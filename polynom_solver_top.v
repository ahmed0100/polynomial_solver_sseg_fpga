==> flow/design.v <==
module bin2bcd
    (
     input  wire       clk, reset_n,
     input  wire       start,
     input  wire[13:0] bin,
     output reg        ready, done_tick,
     output wire[3:0]  bcd3, bcd2, bcd1, bcd0
    );
    localparam[1:0]
        idle = 2'b00,
        op   = 2'b01,
        done = 2'b10;
    reg[1:0]  state_reg, state_next;
    reg[13:0] p2s_reg, p2s_next;
    reg[3:0]  n_reg, n_next;
    reg[3:0]  bcd3_reg, bcd2_reg, bcd1_reg, bcd0_reg;
    reg[3:0]  bcd3_next, bcd2_next, bcd1_next, bcd0_next;
    wire[3:0] bcd3_tmp, bcd2_tmp, bcd1_tmp, bcd0_tmp;
    always @(posedge clk, negedge reset_n)
        if (!reset_n)
            begin
                state_reg <= idle;
                p2s_reg   <= 0;
                n_reg     <= 0;
                bcd3_reg  <= 0;
                bcd2_reg  <= 0;
                bcd1_reg  <= 0;
                bcd0_reg  <= 0;
            end
        else
            begin
                state_reg <= state_next;
                p2s_reg   <= p2s_next;
                n_reg     <= n_next;
                bcd3_reg  <= bcd3_next;
                bcd2_reg  <= bcd2_next;
                bcd1_reg  <= bcd1_next;
                bcd0_reg  <= bcd0_next;
            end
    always @*
    begin
        state_next = state_reg;
        ready      = 1'b0;
        done_tick  = 1'b0;
        p2s_next   = p2s_reg;
        bcd0_next  = bcd0_reg;
        bcd1_next  = bcd1_reg;
        bcd2_next  = bcd2_reg;
        bcd3_next  = bcd3_reg;
        n_next     = n_reg;
        case (state_reg)
            idle:
                begin
                    ready = 1'b1;
                    if (start)
                        begin
                            state_next = op;
                            bcd3_next  = 0;
                            bcd2_next  = 0;
                            bcd1_next  = 0;
                            bcd0_next  = 0;
                            n_next     = 4'b1110;  
                            p2s_next   = bin;      
                        end
                end
            op:
                begin
                    p2s_next = p2s_reg << 1;
                    bcd0_next = {bcd0_tmp[2:0], p2s_reg[13]};
                    bcd1_next = {bcd1_tmp[2:0], bcd0_tmp[3]};
                    bcd2_next = {bcd2_tmp[2:0], bcd1_tmp[3]};
                    bcd3_next = {bcd3_tmp[2:0], bcd2_tmp[3]};
                    n_next = n_reg - 1;
                    if (n_next == 0)
                        state_next = done;
                end
            done:
                begin
                    done_tick  = 1'b1;
                    state_next = idle;
                end
            default: 
                state_next = idle;
        endcase
    end
    assign bcd0_tmp = (bcd0_reg > 4) ? bcd0_reg + 3 : bcd0_reg;
    assign bcd1_tmp = (bcd1_reg > 4) ? bcd1_reg + 3 : bcd1_reg;
    assign bcd2_tmp = (bcd2_reg > 4) ? bcd2_reg + 3 : bcd2_reg;
    assign bcd3_tmp = (bcd3_reg > 4) ? bcd3_reg + 3 : bcd3_reg;
    assign bcd0 = bcd0_reg;
    assign bcd1 = bcd1_reg;
    assign bcd2 = bcd2_reg;
    assign bcd3 = bcd3_reg;
endmodule
module db_fsm
(
	input clk,
	input reset_n,
	input sw,
	output reg db
);
localparam [2:0]
				zero = 3'b000,
				wait_1_1 = 3'b001,
				wait_1_2 = 3'b010,
				wait_1_3 = 3'b011,
				one = 3'b100,
				wait_0_1 =3'b101,
				wait_0_2 = 3'b110,
				wait_0_3=3'b111;
localparam N=19;
reg [N-1:0] q_reg;
wire [N-1:0] q_next;
wire m_tick;
reg [2:0] current_state,next_state;
reg [1:0] sync_sw;
always @(posedge clk)
begin
	sync_sw <= {sync_sw[0],sw};
end
always @(posedge clk)
begin
	q_reg<=q_next;
end
assign q_next = q_reg + 1;
assign m_tick = (q_reg==0);
always @(posedge clk or negedge reset_n)
begin
	if(!reset_n)
		current_state <= zero;
	else
		current_state <= next_state;
end
always @*
begin
	next_state = current_state;
	db=1'b0;
	case(current_state)
		zero:
			if(sync_sw[1])
				next_state = wait_1_1;
		wait_1_1:
			if(~sync_sw[1])
				next_state = zero;
			else if(m_tick)
				next_state = wait_1_2;
		wait_1_2:
			if(~sync_sw[1])
				next_state = zero;
			else if(m_tick)	
				next_state = wait_1_3;
		wait_1_3:
			if(~sync_sw[1])
				next_state = zero;
			else if(m_tick)
				next_state = one;
		one:
		begin
			db=1;
			if(~sync_sw[1])
				next_state = wait_0_1;
		end
		wait_0_1:
		begin
			db=1'b1;
			if(sync_sw[1])
				next_state = one;
			else if(m_tick)
				next_state = wait_0_2;
		end
		wait_0_2:
		begin
			db=1'b1;
			if(sync_sw[1])
				next_state = one;
			else if(m_tick)
				next_state = wait_0_3;
		end
		wait_0_3:
		begin
			db=1'b1;
			if(sync_sw[1])
				next_state = one;
			else if(m_tick)
				next_state = zero;
		end
		default: next_state = zero;
	endcase
end
endmodule
module disp_hex_mux
    (
    input  wire      clk, reset_n,
    input  wire      active, mesg,
    input  wire[3:0] hex3, hex2, hex1, hex0,
    input  wire[3:0] dp_in,
    output reg[3:0]  an,
    output reg[7:0]  sseg
    );
    localparam N = 18;
    reg[N-1:0]  q_reg;
    wire[N-1:0] q_next;
    reg[3:0]    hex_in;
    reg         dp;
    always @(posedge clk, negedge  reset_n)
        if (!reset_n)
            q_reg <= 0;
        else
            q_reg <= q_next;
    assign q_next = q_reg + 1;
    always @*
        case (q_reg[N-1:N-2])
            2'b00:
                begin
                    an     = 4'b1110;
                    hex_in = hex0;
                    dp     = dp_in[0];
                end
            2'b01:
                begin
                    an   = 4'b1101;
                    hex_in = hex1;
                    dp     = dp_in[1];
                end
            2'b10:
                begin
                    an   = 4'b1011;
                    hex_in = hex2;
                    dp     = dp_in[2];
                end
            default:
                begin
                    an   = 4'b0111;
                    hex_in = hex3;
                    dp     = dp_in[3];
                end
        endcase
    always @*
    begin
        if (active)
            if (mesg)
                case (an)
                    4'b1110: sseg[7:0] = 8'b11111111;  
                    4'b1101: sseg[7:0] = 8'b11001111;  
                    4'b1011: sseg[7:0] = 8'b11001000;  
                    4'b0111: sseg[7:0] = 8'b11111111;  
                    default: sseg[7:0] = 8'b11111111;  
                endcase
            else
                begin
                    case (hex_in)
                        4'h0: sseg[6:0] = 7'b0000001;
                        4'h1: sseg[6:0] = 7'b1001111;
                        4'h2: sseg[6:0] = 7'b0010010;
                        4'h3: sseg[6:0] = 7'b0000110;
                        4'h4: sseg[6:0] = 7'b1001100;
                        4'h5: sseg[6:0] = 7'b0100100;
                        4'h6: sseg[6:0] = 7'b0100000;
                        4'h7: sseg[6:0] = 7'b0001111;
                        4'h8: sseg[6:0] = 7'b0000000;
                        4'h9: sseg[6:0] = 7'b0000100;
                        4'ha: sseg[6:0] = 7'b0001000;
                        4'hb: sseg[6:0] = 7'b1100000;
                        4'hc: sseg[6:0] = 7'b0110001;
                        4'hd: sseg[6:0] = 7'b1000010;
                        4'he: sseg[6:0] = 7'b0110000;
                        default: sseg[6:0] = 7'b0111000;   
                    endcase
                    sseg[7] = dp;
                end
        else
            sseg[7:0] = 8'b11111111;
    end
endmodule
module polynom_solver
  (
    input wire        clk, reset_n,
    input wire        start,
    output reg        done_tick,
    input wire[1:0]   in,
    output wire[19:0] out
  );
  localparam[1:0]
    idle = 2'b00,
    calc = 2'b01,
    done = 2'b10;
  localparam H0 = 1, F1 = 5, G2 = 10, G_INC = 6;
  reg[1:0]  state_reg, state_next;
  reg[5:0]  n_reg, n_next;
  reg[5:0]  i_reg, i_next;
  reg[19:0] h_reg, h_next;
  reg[19:0] f_reg, f_next;
  reg[19:0] g_reg, g_next;
  always @(posedge clk, negedge reset_n)
    if (!reset_n)
      begin
        state_reg <= idle;
        n_reg     <= 0;
        i_reg     <= 0;
        h_reg     <= 0;
        f_reg     <= 0;
        g_reg     <= 0;
      end
    else
      begin
        state_reg <= state_next;
        n_reg     <= n_next;
        i_reg     <= i_next;
        h_reg     <= h_next;
        f_reg     <= f_next;
        g_reg     <= g_next;
      end
  always @*
  begin
    state_next = state_reg;
    n_next     = n_reg;
    i_next     = i_reg;
    h_next     = h_reg;
    f_next     = f_reg;
    g_next     = g_reg;
    done_tick  = 1'b0;
    case (state_reg)
      idle:
        if (start)
          begin
            state_next = calc;
            n_next     = in;
            i_next     = 0;
            h_next     = H0;
            f_next     = F1;
            g_next     = G2;
          end
      calc:
        if (n_reg == i_reg)
          state_next = done;
        else
          begin
            i_next = i_reg + 1;
            h_next = h_reg + f_reg;
            f_next = f_reg + g_reg;
            g_next = g_reg + G_INC;
          end
      done:
        begin
          state_next = idle;
          done_tick  = 1'b1;
        end
      default:
        state_next = idle;
    endcase
  end
assign out = h_reg;
endmodule
module polynom_solver_top
(
	input clk,
	input reset_n,
	input start,
	input [1:0] sw,
	output [3:0] sel,
	output [7:0] sseg
);
wire start_db;
wire [3:0] bcd0,bcd1,bcd2,bcd3;
reg calc_start; wire calc_done; reg bcd_start; wire bcd_done;
wire [19:0] calc_out;
db_fsm db_fsm_inst
(.clk(clk), .reset_n(reset_n), .sw(!start), 
	 .db(start_db));
polynom_solver polynom_solver_inst
(.clk(clk), .reset_n(reset_n), .start(calc_start),
     .done_tick(calc_done), .in(~sw), .out(calc_out));
bin2bcd bin2bcd_unit
 (.clk(clk), .reset_n(reset_n), .start(bcd_start),
     .bin(calc_out[13:0]), .ready(), .done_tick(bcd_done),
     .bcd3(bcd3), .bcd2(bcd2), .bcd1(bcd1), .bcd0(bcd0));
disp_hex_mux disp_unit
(.clk(clk), .reset_n(reset_n), .active(1), .mesg(0), .dp_in(4'b1111),
     .hex3(bcd3), .hex2(bcd2), .hex1(bcd1), .hex0(bcd0),
     .an(sel), .sseg(sseg));
localparam [1:0] idle=2'b00,
calc=2'b01,
bin2bcd=2'b10;
reg [1:0] current_state,next_state;
always @(posedge clk or negedge reset_n)
begin
	if(!reset_n)
		current_state <= idle;
	else
		current_state <= next_state;
end
always @(*)
begin
	next_state = current_state;
	calc_start = 0;
	bcd_start = 0;
	case(current_state)
		idle:
			if(start_db)
			begin
				calc_start = 1;
				next_state = calc;
			end
		calc:
		begin
			if(calc_done)
			begin
				next_state = bin2bcd;
				bcd_start = 1;
			end
		end
		bin2bcd:
			if(bcd_done)
				next_state=idle;
	endcase
end
endmodule
From RTL to reports: polynom_solver_top
Tool output for the design above, in the order of the flow.
Lines are those of the file above, counted from 1.
{"block": "setup", "top": "polynom_solver_top", "clock": "clk", "lib": "sky130hd", "lib_corner": "tt_025C_1v80"}

Elaborated design
Source: Yosys, flattened and elaborated, memories not mapped. Widths are those after wreduce. Registers that Yosys merges into a memory's read port (data or address) are not register bits. Print and check cells do not count. Equal cells are merged and count once.
Memory sizes are those after Yosys's memory passes, which may raise the word count (mostly to a power of two), join words into wider ones and drop unused or constant bits.
{"block": "bits", "ff_bits": 150, "rom_bits": 112, "mem_count": 1, "inputBits": 5, "output_inout_bits": 12, "wordCells": 146}
{"block": "memory_table", "name": "(name not given)", "size": 16, "word_bits": 7, "rd": 1, "write_ports": 0, "line_no": 251, "rtl": "case (hex_in)"}
{"block": "op_classes", "add_sub_neg": 11, "n_cmp": 4, "n_eq": 32, "mux": 59, "logic": 1, "reduce_logical": 20}
{"block": "ops", "op": "20-bit parallel mux with 2-bit select", "count": 3}
{"block": "ops", "op": "20-bit two-way mux", "count": 6}
{"block": "ops", "op": "3-bit two-way mux", "count": 15}
{"block": "ops", "op": "20-bit adder", "count": 2}
{"block": "ops", "op": "4-bit parallel mux with 2-bit select", "count": 5}
{"block": "ops", "op": "14-bit parallel mux with 2-bit select", "count": 1}
{"block": "ops", "op": "3-bit parallel mux with 8-bit select", "count": 1}
{"block": "ops", "op": "4-bit parallel mux with 3-bit select", "count": 2}
{"block": "ops", "op": "20-bit by 3-bit adder with 20-bit output (second input constant)", "count": 1}
{"block": "ops", "op": "4-bit two-way mux", "count": 5}
{"block": "ops", "op": "19-bit by 1-bit adder with 19-bit output (second input constant)", "count": 1}
{"block": "ops", "op": "19-bit zero test", "count": 1}
{"block": "ops", "op": "18-bit by 1-bit adder with 18-bit output (second input constant)", "count": 1}
{"block": "ops", "op": "4-bit by 3-bit > comparator with 1-bit output (second input constant)", "count": 4}
{"block": "ops", "op": "14-bit two-way mux", "count": 1}
{"block": "ops", "op": "2-bit two-way mux", "count": 7}
{"block": "ops", "op": "2-bit by 1-bit != test with 1-bit output (second input constant)", "count": 6}
{"block": "ops", "op": "3-bit equality test (second input constant)", "count": 4}
{"block": "ops", "op": "4-bit by 2-bit adder with 4-bit output (second input constant)", "count": 3}
{"block": "ops", "op": "6-bit parallel mux with 2-bit select", "count": 1}
{"block": "ops", "op": "6-bit two-way mux", "count": 2}
{"block": "ops", "op": "3-bit by 1-bit != test with 1-bit output (second input constant)", "count": 3}
{"block": "ops", "op": "3-bit != test (second input constant)", "count": 3}
{"block": "ops", "op": "2-bit by 1-bit equality test with 1-bit output (second input constant)", "count": 4}
{"block": "ops", "op": "2-bit equality test (second input constant)", "count": 4}
{"block": "ops", "op": "2-bit != test (second input constant)", "count": 4}
{"block": "ops", "op": "2-bit zero test", "count": 4}
{"block": "ops", "op": "2-bit AND reduction", "count": 4}
Other operator kinds: 20; their cells: 29.

Logic depth
Depth = most cells in a row (Yosys ltp): at word level without a register or memory, in the mapped netlist without a sequential cell, where the memories' decode and read muxes count.
{"block": "depth", "word_depth": 7, "abc_area": 0, "mapped_depth": 9, "ltp_nobuf": 8}

Synthesis result
The flow's flattened synthesis, as Yosys stat reports it; memories are mapped. The netlist is that of the ABC_AREA named above (0 if unset); the other value can give another one.
{"block": "types", "cell_type": "sky130_fd_sc_hd__dfrtp_1", "count": 114, "type_area_um2": 2.85E+03}
{"block": "types", "cell_type": "sky130_fd_sc_hd__ha_1", "count": 42, "type_area_um2": 525.504}
{"block": "types", "cell_type": "sky130_fd_sc_hd__xnor2_1", "count": 51, "type_area_um2": 446.678}
{"block": "types", "cell_type": "sky130_fd_sc_hd__dfxtp_1", "count": 21, "type_area_um2": 420.403}
{"block": "types", "cell_type": "sky130_fd_sc_hd__nand2_1", "count": 98, "type_area_um2": 367.853}
{"block": "types", "cell_type": "sky130_fd_sc_hd__o21ai_0", "count": 69, "type_area_um2": 345.331}
{"block": "types", "cell_type": "sky130_fd_sc_hd__xor2_1", "count": 23, "type_area_um2": 201.443}
{"block": "types", "cell_type": "sky130_fd_sc_hd__a21oi_1", "count": 40, "type_area_um2": 200.192}
{"block": "types", "cell_type": "sky130_fd_sc_hd__nor2_1", "count": 49, "type_area_um2": 183.926}
{"block": "types", "cell_type": "sky130_fd_sc_hd__mux2i_1", "count": 18, "type_area_um2": 180.173}
{"block": "types", "cell_type": "sky130_fd_sc_hd__inv_1", "count": 39, "type_area_um2": 146.39}
{"block": "types", "cell_type": "sky130_fd_sc_hd__nand3_1", "count": 28, "type_area_um2": 140.134}
{"block": "types", "cell_type": "sky130_fd_sc_hd__dfstp_2", "count": 4, "type_area_um2": 105.101}
{"block": "types", "cell_type": "sky130_fd_sc_hd__mux4_2", "count": 4, "type_area_um2": 90.086}
{"block": "types", "cell_type": "sky130_fd_sc_hd__nor3_1", "count": 17, "type_area_um2": 85.082}
{"block": "types", "cell_type": "sky130_fd_sc_hd__nand4_1", "count": 13, "type_area_um2": 81.328}
{"block": "types", "cell_type": "sky130_fd_sc_hd__o21a_1", "count": 8, "type_area_um2": 60.058}
{"block": "types", "cell_type": "sky130_fd_sc_hd__clkbuf_1", "count": 15, "type_area_um2": 56.304}
Other cell types: 46; their cells: 120.
{"block": "synth_totals", "stdcells": 773, "mapped_area_um2": 7395.8, "seqArea_um2": 3378.2, "ffs": 139, "n_buf": 20}
The figures by module come from a second, unflattened synthesis with its own total; it is not the netlist above.
{"block": "unflattened", "hier_cells": 916, "hier_area_um2": 8911.0}
Rows give one instance, submodules left out.
{"block": "modules", "module": "polynom_solver", "n_inst": 1, "cells": 472, "mod_area_um2": 4444.3, "seq_area_um2": 1752.9}
{"block": "modules", "module": "bin2bcd", "n_inst": 1, "cells": 189, "mod_area_um2": 1923.1, "seq_area_um2": 927.1}
{"block": "modules", "module": "disp_hex_mux", "n_inst": 1, "cells": 131, "mod_area_um2": 1256.2, "seq_area_um2": 450.4}
{"block": "modules", "module": "db_fsm", "n_inst": 1, "cells": 107, "mod_area_um2": 1139.8, "seq_area_um2": 621.8}
{"block": "modules", "module": "polynom_solver_top", "n_inst": 1, "cells": 17, "mod_area_um2": 147.6, "seq_area_um2": 76.3}

Timing after synthesis
Source: OpenSTA report_checks on the synthesized netlist (no wires, ideal clock, input and output delay 20% of the period each), path of least setup slack; recovery checks are left aside. Register names are those of the netlist, which keeps one name where synthesis merged equal registers.
{"block": "synth_timing", "path_type": "flip-flop to output port", "start": "reg disp_unit.q_reg[16]", "end": "out sseg[3]", "clock_period_ps": 3530, "output_delay_ps": 706, "launch_ps": 0, "t_arrival_ps": 2121, "t_required_ps": 2824, "setup_slack_ps": 703, "delay_ps": 2121, "path_stages": 6, "path_buffers": 1, "synth_period_reached_ps": 2827}
"delay_ps" is the arrival time less input delay plus setup time.
A path that ends at an output port has no setup time.
"path_stages" counts driving pins, that of a launching flip-flop among them; a cell with two outputs on the path counts twice.
"synth_period_reached_ps" = period - worst setup slack (recovery checks aside). The figure is calculated, with input and output delays left at 20% of the set period.
The rows between start and end are the longest chain of elaborated cells between them; the timing report does not say that the signal goes this way. Where chains are equally long, one stands for them.
A line is the first line of the expression or statement that the cell stems from. Yosys adds cells for indexed reads and writes and turns some case tables into memories.
The chain passes a memory read, where the word-level depth is cut; so it can be longer than that depth.
{"block": "synth_between", "path_cell_list": "sky130_fd_sc_hd__dfrtp_1 > sky130_fd_sc_hd__clkbuf_1 > sky130_fd_sc_hd__mux4_2 > sky130_fd_sc_hd__inv_1 > sky130_fd_sc_hd__ha_1 > sky130_fd_sc_hd__mux4_2", "elab_chain_cells": 3, "cone_cells": 5, "lines_between": 2, "classes_between": "2 x eq/ne; 1 x mux; 1 x reduce/logical; 1 x memory"}
{"block": "synth_lines", "item": "from (decl)", "line_no": 201, "rtl": "reg[N-1:0]  q_reg;"}
{"block": "synth_lines", "item": "from (assign)", "line_no": 207, "rtl": "q_reg <= 0;"}
{"block": "synth_lines", "item": "from (assign)", "line_no": 209, "rtl": "q_reg <= q_next;"}
{"block": "synth_lines", "item": "2-bit equality test", "line_no": 212, "rtl": "case (q_reg[N-1:N-2])"}
{"block": "synth_lines", "item": "4-bit parallel mux with 3-bit select", "line_no": 212}
{"block": "synth_lines", "item": "memory 16 x 7 bit", "line_no": 251, "rtl": "case (hex_in)"}
{"block": "synth_lines", "item": "to (decl)", "line_no": 361, "rtl": "output [7:0] sseg"}

Worst path after layout
Path of least setup slack in the final report of flow run 1 (OpenROAD, finished layout, wires in). Where an end is a register, its clock arrival counts in the times.
The report prints the path's times to 10 ps; the period is as set.
{"block": "layout_timing", "path_type": "flip-flop to output port", "start": "reg disp_unit.q_reg[16]", "end": "out sseg[6]", "clock_period_ps": 3150, "output_delay_ps": 630, "launch_ps": 530, "t_arrival_ps": 2490, "t_required_ps": 2520, "setup_slack_ps": 30, "path_stages": 7, "path_buffers": 2}
The rows between start and end are the longest chain of elaborated cells between them; the timing report does not say that the signal goes this way. Where chains are equally long, one stands for them.
The chain passes a memory read, where the word-level depth is cut; so it can be longer than that depth.
{"block": "layout_between", "path_cell_list": "sky130_fd_sc_hd__dfrtp_1 > sky130_fd_sc_hd__buf_6 > sky130_fd_sc_hd__mux4_2 > sky130_fd_sc_hd__nand2b_1 > sky130_fd_sc_hd__o22ai_1 > sky130_fd_sc_hd__nor2_1 > sky130_fd_sc_hd__dlygate4sd2_1", "elab_chain_cells": 3, "cone_cells": 5, "lines_between": 2, "classes_between": "2 x eq/ne; 1 x mux; 1 x reduce/logical; 1 x memory"}
{"block": "layout_lines", "item": "from (decl)", "line_no": 201, "rtl": "reg[N-1:0]  q_reg;"}
{"block": "layout_lines", "item": "from (assign)", "line_no": 207, "rtl": "q_reg <= 0;"}
{"block": "layout_lines", "item": "from (assign)", "line_no": 209, "rtl": "q_reg <= q_next;"}
{"block": "layout_lines", "item": "2-bit equality test", "line_no": 212, "rtl": "case (q_reg[N-1:N-2])"}
{"block": "layout_lines", "item": "4-bit parallel mux with 3-bit select", "line_no": 212}
{"block": "layout_lines", "item": "memory 16 x 7 bit", "line_no": 251, "rtl": "case (hex_in)"}
{"block": "layout_lines", "item": "to (decl)", "line_no": 361, "rtl": "output [7:0] sseg"}

==> runs of polynom_solver_top <==
Measured data: module polynom_solver_top, platform sky130hd, 2 stored runs of the flow under differing settings, order arbitrary. Input and output delays are each 20% of the period that was set; the output load is 0.01 pF.
"period_less_ws_ps" means the clock period less the worst setup slack. The figure is calculated, with input and output delays left at 20% of the set period.
"worst_path_ps" means the part of the period allowed to the worst setup path (the constraints hold back 20% at inputs and 20% at outputs) less its slack; where the path has registers, the arrival times of their clocks count too.
"power_total_uw": no workload was simulated; the value follows from the tool's default switching activity.
"worst_path_ps" is known to 10 ps.

Flow run 1
==> flow/run.sh <==
#!/bin/bash
# the make line also repeats the synthesis and layout settings of config.mk as NAME=value (left out here)
make -C /OpenROAD-flow-scripts/flow DESIGN_CONFIG=/design/flow/config.mk WORK_HOME=/design/flow/orfs CLKGATE_MAP_FILE= finish
==> flow/config.mk <==
export PLATFORM = sky130hd
export DESIGN_NAME = polynom_solver_top
export DESIGN_NICKNAME = polynom_solver_top
export VERILOG_FILES = /design/flow/design.v
export SDC_FILE = /design/flow/constraint.sdc
export NUM_CORES = 4
export LEC_CHECK = 0
export CAP_MARGIN = 20
export CORE_MARGIN = 2
export CORE_UTILIZATION = 67
export SLEW_MARGIN = 20
==> flow/constraint.sdc <==
create_clock -name core_clock -period 3.15 [get_ports {clk}]
set_input_delay 0.6300 -clock core_clock [delete_from_list [all_inputs] [get_ports {clk}]]
set_output_delay 0.6300 -clock core_clock [all_outputs]
set_load 0.01 [all_outputs]

==> results of flow run 1, as JSON <==
{
  "worst_path_ps": 2490,
  "worst_setup_path_type": "flip-flop to output port",
  "period_less_ws_ps": 3116,
  "layout_utilization_pct": 78.1,
  "fin_tns_ps": 0,
  "power_total_uw": 3908,
  "finalCellArea_um2": 8430.6,
  "die_footprint_um2": 11895.2,
  "worst_setup_slack_ps": 34,
  "ys_area_um2": 7395.8
}

Flow run 2
==> flow/run.sh <==
#!/bin/bash
# the make line also repeats the synthesis and layout settings of config.mk as NAME=value (left out here)
make -C /OpenROAD-flow-scripts/flow DESIGN_CONFIG=/design/flow/config.mk WORK_HOME=/design/flow/orfs CLKGATE_MAP_FILE= finish
==> flow/config.mk <==
export PLATFORM = sky130hd
export DESIGN_NAME = polynom_solver_top
export DESIGN_NICKNAME = polynom_solver_top
export VERILOG_FILES = /design/flow/design.v
export SDC_FILE = /design/flow/constraint.sdc
export NUM_CORES = 4
export LEC_CHECK = 0
export ABC_AREA = 1
export CAP_MARGIN = 20
export CELL_PAD_IN_SITES_DETAIL_PLACEMENT = 0
export CORE_MARGIN = 2
export CORE_UTILIZATION = 59
export CTS_CLUSTER_DIAMETER = 388
export CTS_CLUSTER_SIZE = 26
export MAX_ROUTING_LAYER = met5
export MIN_ROUTING_LAYER = met1
export PLACE_DENSITY_LB_ADDON = 0.21
export SLEW_MARGIN = 20
==> flow/constraint.sdc <==
create_clock -name core_clock -period 2.51 [get_ports {clk}]
set_input_delay 0.5020 -clock core_clock [delete_from_list [all_inputs] [get_ports {clk}]]
set_output_delay 0.5020 -clock core_clock [all_outputs]
set_load 0.01 [all_outputs]

==> results of flow run 2, as JSON <==
{
  "worst_path_ps": 2120,
  "worst_setup_path_type": "flip-flop to output port",
  "period_less_ws_ps": 2620,
  "layout_utilization_pct": 68.8,
  "fin_tns_ps": -536,
  "power_total_uw": 4883,
  "finalCellArea_um2": 9549.2,
  "die_footprint_um2": 15228.8,
  "worst_setup_slack_ps": -110,
  "ys_area_um2": 8411.8
}
